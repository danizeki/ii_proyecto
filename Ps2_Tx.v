==> flow/design.v <==
`timescale 1ns / 1ps
module Ps2_Rx(
	input wire clk_ps2_rx, reset_ps2_rx,
	input wire ps2d_ps2_rx, ps2c_ps2_rx, rx_en_ps2_rx,
	output reg rx_done_tick_ps2_rx,
	output wire [7:0] dout_ps2_rx
    );  
localparam [1:0]
idle_ps2_rx = 2'd0, dps_ps2_rx = 2'd1, load_ps2_rx = 2'd2 ; 
reg [1:0] x, xp ; 
reg [7:0] filter_reg ;
wire [7:0] filter_next ;
reg f_ps2c_ps2_rx_reg ; 
wire f_ps2c_ps2_rx_next ; 
reg [3:0] n_reg, n_next;
reg [10:0] b_reg, b_next; 
wire fall_edge ; 
always@(posedge clk_ps2_rx, posedge reset_ps2_rx)
	if(reset_ps2_rx)
		begin 
			filter_reg <= 8'b0 ; 
			f_ps2c_ps2_rx_reg <= 1'b0 ;
		end 
	else 
		begin 	
			filter_reg <= filter_next ; 
			f_ps2c_ps2_rx_reg <= f_ps2c_ps2_rx_next ; 
		end 
assign filter_next = {ps2c_ps2_rx, filter_reg[7:1]} ; 
assign f_ps2c_ps2_rx_next = (filter_reg == 8'hf) ? 1'b1 :
							(filter_reg == 8'b0) ? 1'b0 : 
							f_ps2c_ps2_rx_reg ; 
assign fall_edge = f_ps2c_ps2_rx_reg & (~f_ps2c_ps2_rx_next) ; 
always@(posedge clk_ps2_rx, posedge reset_ps2_rx) 
	if(reset_ps2_rx) 
		begin 
			x <= idle_ps2_rx ; 
			n_reg <= 4'b0 ; 
			b_reg <= 11'b0 ; 
		end 
	else 
		begin 
			x <= xp ; 
			n_reg <= n_next ; 
			b_reg <= b_next ; 
		end 
always@*
	begin 
		xp = x ;
		rx_done_tick_ps2_rx = 1'b0 ; 
		n_next = n_reg ; 
		b_next = {ps2d_ps2_rx, b_reg[10:1]} ; 
			case(x)
				idle_ps2_rx:
						if(fall_edge & rx_en_ps2_rx)
							begin 	 
								b_next = {ps2d_ps2_rx, b_reg[10:1]} ;
								n_next = 4'b1001 ; 
								xp = dps_ps2_rx ; 
							end 
				dps_ps2_rx:	 
						if(fall_edge) 
							begin 
								b_next = {ps2d_ps2_rx, b_reg[10:1]} ; 
									if(n_reg == 1'b0) 
										xp = load_ps2_rx ; 
									else 
										n_next = n_reg-1'b1 ; 
							end 
				load_ps2_rx:	 
						begin 
							xp = idle_ps2_rx ;
							rx_done_tick_ps2_rx = 1'b1 ; 
						end 
			endcase 
	end 
assign dout_ps2_rx = b_reg[8:1] ;  
endmodule
### From RTL to reports: Ps2_Rx

Tool output for the design above, in the order of the flow.
Line numbers count from 1 in the design file above.
Operators carry their Yosys type and port widths (W data, S select, Z words).
Library cell names are shortened.
Not given: --

* top: Ps2_Rx
* clock input: clk_ps2_rx
* standard-cell library: sky130hd
* timing corner: tt_025C_1v80

### Word level

Yosys after proc, flatten, opt, wreduce and memory -nomap, before mapping. Memory bits, and registers merged into a memory's read port (data or address), are not among the register bits. Print and check cells are not counted. Equal cells are merged and count once.

* bits in registers: 26
* bits of input ports: 5
* output and inout bits: 9
* elaborated cells: 34

* $add $sub $neg: 1
* equal/unequal tests: 7
* muxes and demuxes: 11
* bitwise operators: 3
* reductions and logical operators: 7

Operators with widths (number)
* $mux W4: 3
* $ne A2 B2 Y1 const B: 4
* $reduce_and A4 Y1: 2
* $eq A8 B4 Y1 const B: 1
* $logic_not A8 Y1: 1
* $pmux W4 S2: 1
* $pmux W2 S3: 1
* $mux W2: 3
* $sub A4 B1 Y4 const B: 1
* $logic_not A4 Y1: 1
* $reduce_bool A3 Y1: 1
* $mux W1: 3
* $and A1 B1 Y1: 2
* $eq A2 B1 Y1 const B: 1
* $eq A2 B2 Y1 const B: 1
* $logic_not A2 Y1: 1
* $reduce_bool A2 Y1: 1
* $not A1 Y1: 1

### Longest topological paths

Depth = most cells in a row (Yosys ltp): at word level without a register or memory, in the mapped netlist without a sequential cell, where the memories' decode and read muxes count.

* depth after elaboration: 8
* ABC_AREA: 0
* mapped depth: 6
* depth with buffers taken out: 6

### Mapped cells and area

Yosys stat after the flow's synthesis: flattened, memories mapped to cells. It holds for the ABC_AREA given above (unset counts as 0); a run with the other value may have another netlist.
Totals and module areas in this step are rounded.

Cell types
* dfrtp_1: number 25, total area 625.6 µm²
* buf_4: number 8, total area 60.058 µm²
* dfstp_2: number 1, total area 26.275 µm²
* o221a_2: number 2, total area 22.522 µm²
* nor4_4: number 1, total area 21.27 µm²
* nand3_1: number 4, total area 20.019 µm²
* inv_1: number 5, total area 18.768 µm²
* a21o_1: number 2, total area 15.014 µm²
* o21ai_1: number 3, total area 15.014 µm²
* ha_1: number 1, total area 12.512 µm²
* nand4_1: number 2, total area 12.512 µm²
* nand4_2: number 1, total area 12.512 µm²
* nor3b_2: number 1, total area 12.512 µm²
* o31ai_2: number 1, total area 12.512 µm²
* a21oi_1: number 2, total area 10.01 µm²
* mux2i_1: number 1, total area 10.01 µm²
* nor3_2: number 1, total area 10.01 µm²
* a41oi_1: number 1, total area 8.758 µm²

Other cell types: 12; their cells: 13.

* mapped cells: 75
* synthesis area: 1002 µm²
* sequential part of the area: 651.9 µm²
* mapped flip-flops: 26
* buffers: 8

### Worst setup path after synthesis

Path of least setup slack by OpenSTA after synthesis, without wires, with an ideal clock, recovery checks aside; 20% of the period is set as input and as output delay. Where synthesis merged equal registers, the netlist keeps one of their names.

* path kind: reg2reg
* start point: register n_reg[0]
* end point: register n_reg[3]
* period: 1.66 ns
* setup time: 0.123 ns
* time at the first pin: 0.000 ns
* data arrival time: 1.386 ns
* data required time: 1.537 ns
* setup slack: 0.151 ns
* path delay: 1.509 ns
* driving pins on the path: 7
* path buffers: 0
* period reached after synthesis: 1.509 ns

"path delay" is the arrival time less input delay plus setup time.
"driving pins on the path": output pins that drive a net of the path, with the launching flip-flop's if there is one; two outputs of one cell count as two.
"period reached after synthesis" = period - worst setup slack (recovery checks aside). The figure is calculated, with input and output delays left at 20% of the set period.
Between the ends stands the longest chain of elaborated cells between them, by number of cells; it is not shown to be the way that was timed. Of several equally long chains one is given.
A line is the first line of the expression or statement that the cell stems from. Yosys adds cells for indexed reads and writes and turns some case tables into memories.

* path through: dfrtp_1 > inv_1 > ha_1 > nor3b_2 > nor4_1 > or3_1 > o221a_2
* length of the longest elaborated chain: 4
* elaborated cells on any way between the ends: 7
* source lines of those cells: 4
* those cells by class: add/sub: 1; eq/ne: 1; mux: 3; reduce/logical: 2

RTL lines, path post-synthesis
* start, declared: RTL line 15 `reg [3:0] n_reg, n_next;`
* start, assigned: RTL line 38 `n_reg <= 4'b0 ;`
* start, assigned: RTL line 44 `n_reg <= n_next ;`
* $sub A4 B1 Y4: RTL line 68 `n_next = n_reg-1'b1 ;`
* $mux W4: RTL line 65 `if(n_reg == 1'b0)`
* $mux W4: RTL line 62 `if(fall_edge)`
* $pmux W4 S2: RTL line 53 `case(x)`
* end, assigned: RTL line 38
* end, assigned: RTL line 44
* end, declared: RTL line 15

### Path in the finished layout

Path of least setup slack in the final report of flow run A (OpenROAD, finished layout, wires in). Where an end is a register, its clock arrival counts in the times.

* path kind: reg2reg
* start point: register filter_reg[6]
* end point: register n_reg[1]
* period: 1.36 ns
* setup time: 0.08 ns
* time at the first pin: 0.32 ns
* data arrival time: 1.74 ns
* data required time: 1.60 ns
* setup slack: -0.14 ns
* driving pins on the path: 5
* path buffers: 0

Between the ends stands the longest chain of elaborated cells between them, by number of cells; it is not shown to be the way that was timed. Of several equally long chains one is given.

* path through: dfrtp_1 > nor4_4 > nand4_2 > or2_1 > o31ai_2
* length of the longest elaborated chain: 8
* elaborated cells on any way between the ends: 13
* source lines of those cells: 6
* those cells by class: eq/ne: 3; mux: 5; logic: 3; reduce/logical: 2

RTL lines, path after layout
* start, declared: RTL line 11 `reg [7:0] filter_reg ;`
* start, assigned: RTL line 21 `filter_reg <= 8'b0 ;`
* start, assigned: RTL line 26 `filter_reg <= filter_next ;`
* $logic_not A8 Y1: RTL line 31 `(filter_reg == 8'b0) ? 1'b0 :`
* $mux W1: RTL line 31
* $mux W1: RTL line 30 `assign f_ps2c_ps2_rx_next = (filter_reg == 8'hf) ? 1'b1 :`
* $not A1 Y1: RTL line 33 `assign fall_edge = f_ps2c_ps2_rx_reg & (~f_ps2c_ps2_rx_next) ;`
* $and A1 B1 Y1: RTL line 33
* $and A1 B1 Y1: RTL line 55 `if(fall_edge & rx_en_ps2_rx)`
* $mux W4: RTL line 55
* $pmux W4 S2: RTL line 53 `case(x)`
* end, assigned: RTL line 38 `n_reg <= 4'b0 ;`
* end, assigned: RTL line 44 `n_reg <= n_next ;`
* end, declared: RTL line 15 `reg [3:0] n_reg, n_next;`

Flow measurements of Ps2_Rx on sky130hd: 2 stored runs with different settings, listed in no order. Input and output delays are each 20% of the period that was set; the output load is 0.01 pF.
"period achieved": clock period set for the run, less the worst setup slack. It is reckoned from that one timing run; input and output delays stay at 20% of the period that was set.
By "critical path time" is meant the share of the clock period that the worst setup path is allowed (20% is reserved at inputs, 20% at outputs), minus its slack. Clock arrival times at its registers enter into it.
By "power consumption" is meant OpenSTA's value without simulated activity: inputs other than the clock are taken to toggle once in ten clock periods, and the tool carries that through the logic.
Values from the reports are rounded here.

### Flow run A

==> flow/run.sh <==
#!/bin/bash
# the make line also repeats the synthesis and layout settings of config.mk as NAME=value (left out here)
make -C /OpenROAD-flow-scripts/flow DESIGN_CONFIG=/design/flow/config.mk WORK_HOME=/design/flow/orfs CLKGATE_MAP_FILE= finish
==> flow/config.mk <==
export PLATFORM = sky130hd
export DESIGN_NAME = Ps2_Rx
export DESIGN_NICKNAME = Ps2_Rx
export VERILOG_FILES = /design/flow/design.v
export SDC_FILE = /design/flow/constraint.sdc
export NUM_CORES = 4
export LEC_CHECK = 0
export CAP_MARGIN = 10
export CELL_PAD_IN_SITES_GLOBAL_PLACEMENT = 2
export CORE_MARGIN = 2
export CORE_UTILIZATION = 37
export CTS_CLUSTER_SIZE = 69
export GPL_ROUTABILITY_DRIVEN = 0
export GPL_TIMING_DRIVEN = 0
export PLACE_DENSITY_LB_ADDON = 0.25
export SETUP_SLACK_MARGIN = 0.36
export SLEW_MARGIN = 20
==> flow/constraint.sdc <==
create_clock -name core_clock -period 1.36 [get_ports {clk_ps2_rx}]
set_input_delay 0.2720 -clock core_clock [delete_from_list [all_inputs] [get_ports {clk_ps2_rx}]]
set_output_delay 0.2720 -clock core_clock [all_outputs]
set_load 0.01 [all_outputs]

Results of flow run A:
- Standard-cell area after routing: 1,404 µm²
- Critical path time: 1.50 ns
- Type of the worst setup path: reg2reg
- Yosys chip area after synthesis: 1,002 µm²
- Period achieved: 1.504 ns
- Worst setup slack after layout: -0.144 ns
- Total negative setup slack: -0.734 ns
- Die area: 3,141 µm²
- Power consumption: 1.445 mW

### Flow run B

==> flow/run.sh <==
#!/bin/bash
# the make line also repeats the synthesis and layout settings of config.mk as NAME=value (left out here)
make -C /OpenROAD-flow-scripts/flow DESIGN_CONFIG=/design/flow/config.mk WORK_HOME=/design/flow/orfs CLKGATE_MAP_FILE= finish
==> flow/config.mk <==
export PLATFORM = sky130hd
export DESIGN_NAME = Ps2_Rx
export DESIGN_NICKNAME = Ps2_Rx
export VERILOG_FILES = /design/flow/design.v
export SDC_FILE = /design/flow/constraint.sdc
export NUM_CORES = 4
export LEC_CHECK = 0
export CAP_MARGIN = 20
export CORE_MARGIN = 2
export CORE_UTILIZATION = 54
export SLEW_MARGIN = 20
==> flow/constraint.sdc <==
create_clock -name core_clock -period 1.6 [get_ports {clk_ps2_rx}]
set_input_delay 0.3200 -clock core_clock [delete_from_list [all_inputs] [get_ports {clk_ps2_rx}]]
set_output_delay 0.3200 -clock core_clock [all_outputs]
set_load 0.01 [all_outputs]

Results of flow run B:
- Standard-cell area after routing: 1,204 µm²
- Critical path time: 1.22 ns
- Type of the worst setup path: reg2out
- Yosys chip area after synthesis: 1,002 µm²
- Period achieved: 1.542 ns
- Worst setup slack after layout: 0.058 ns
- Total negative setup slack: 0.000 ns
- Die area: 2,217 µm²
- Power consumption: 1.068 mW
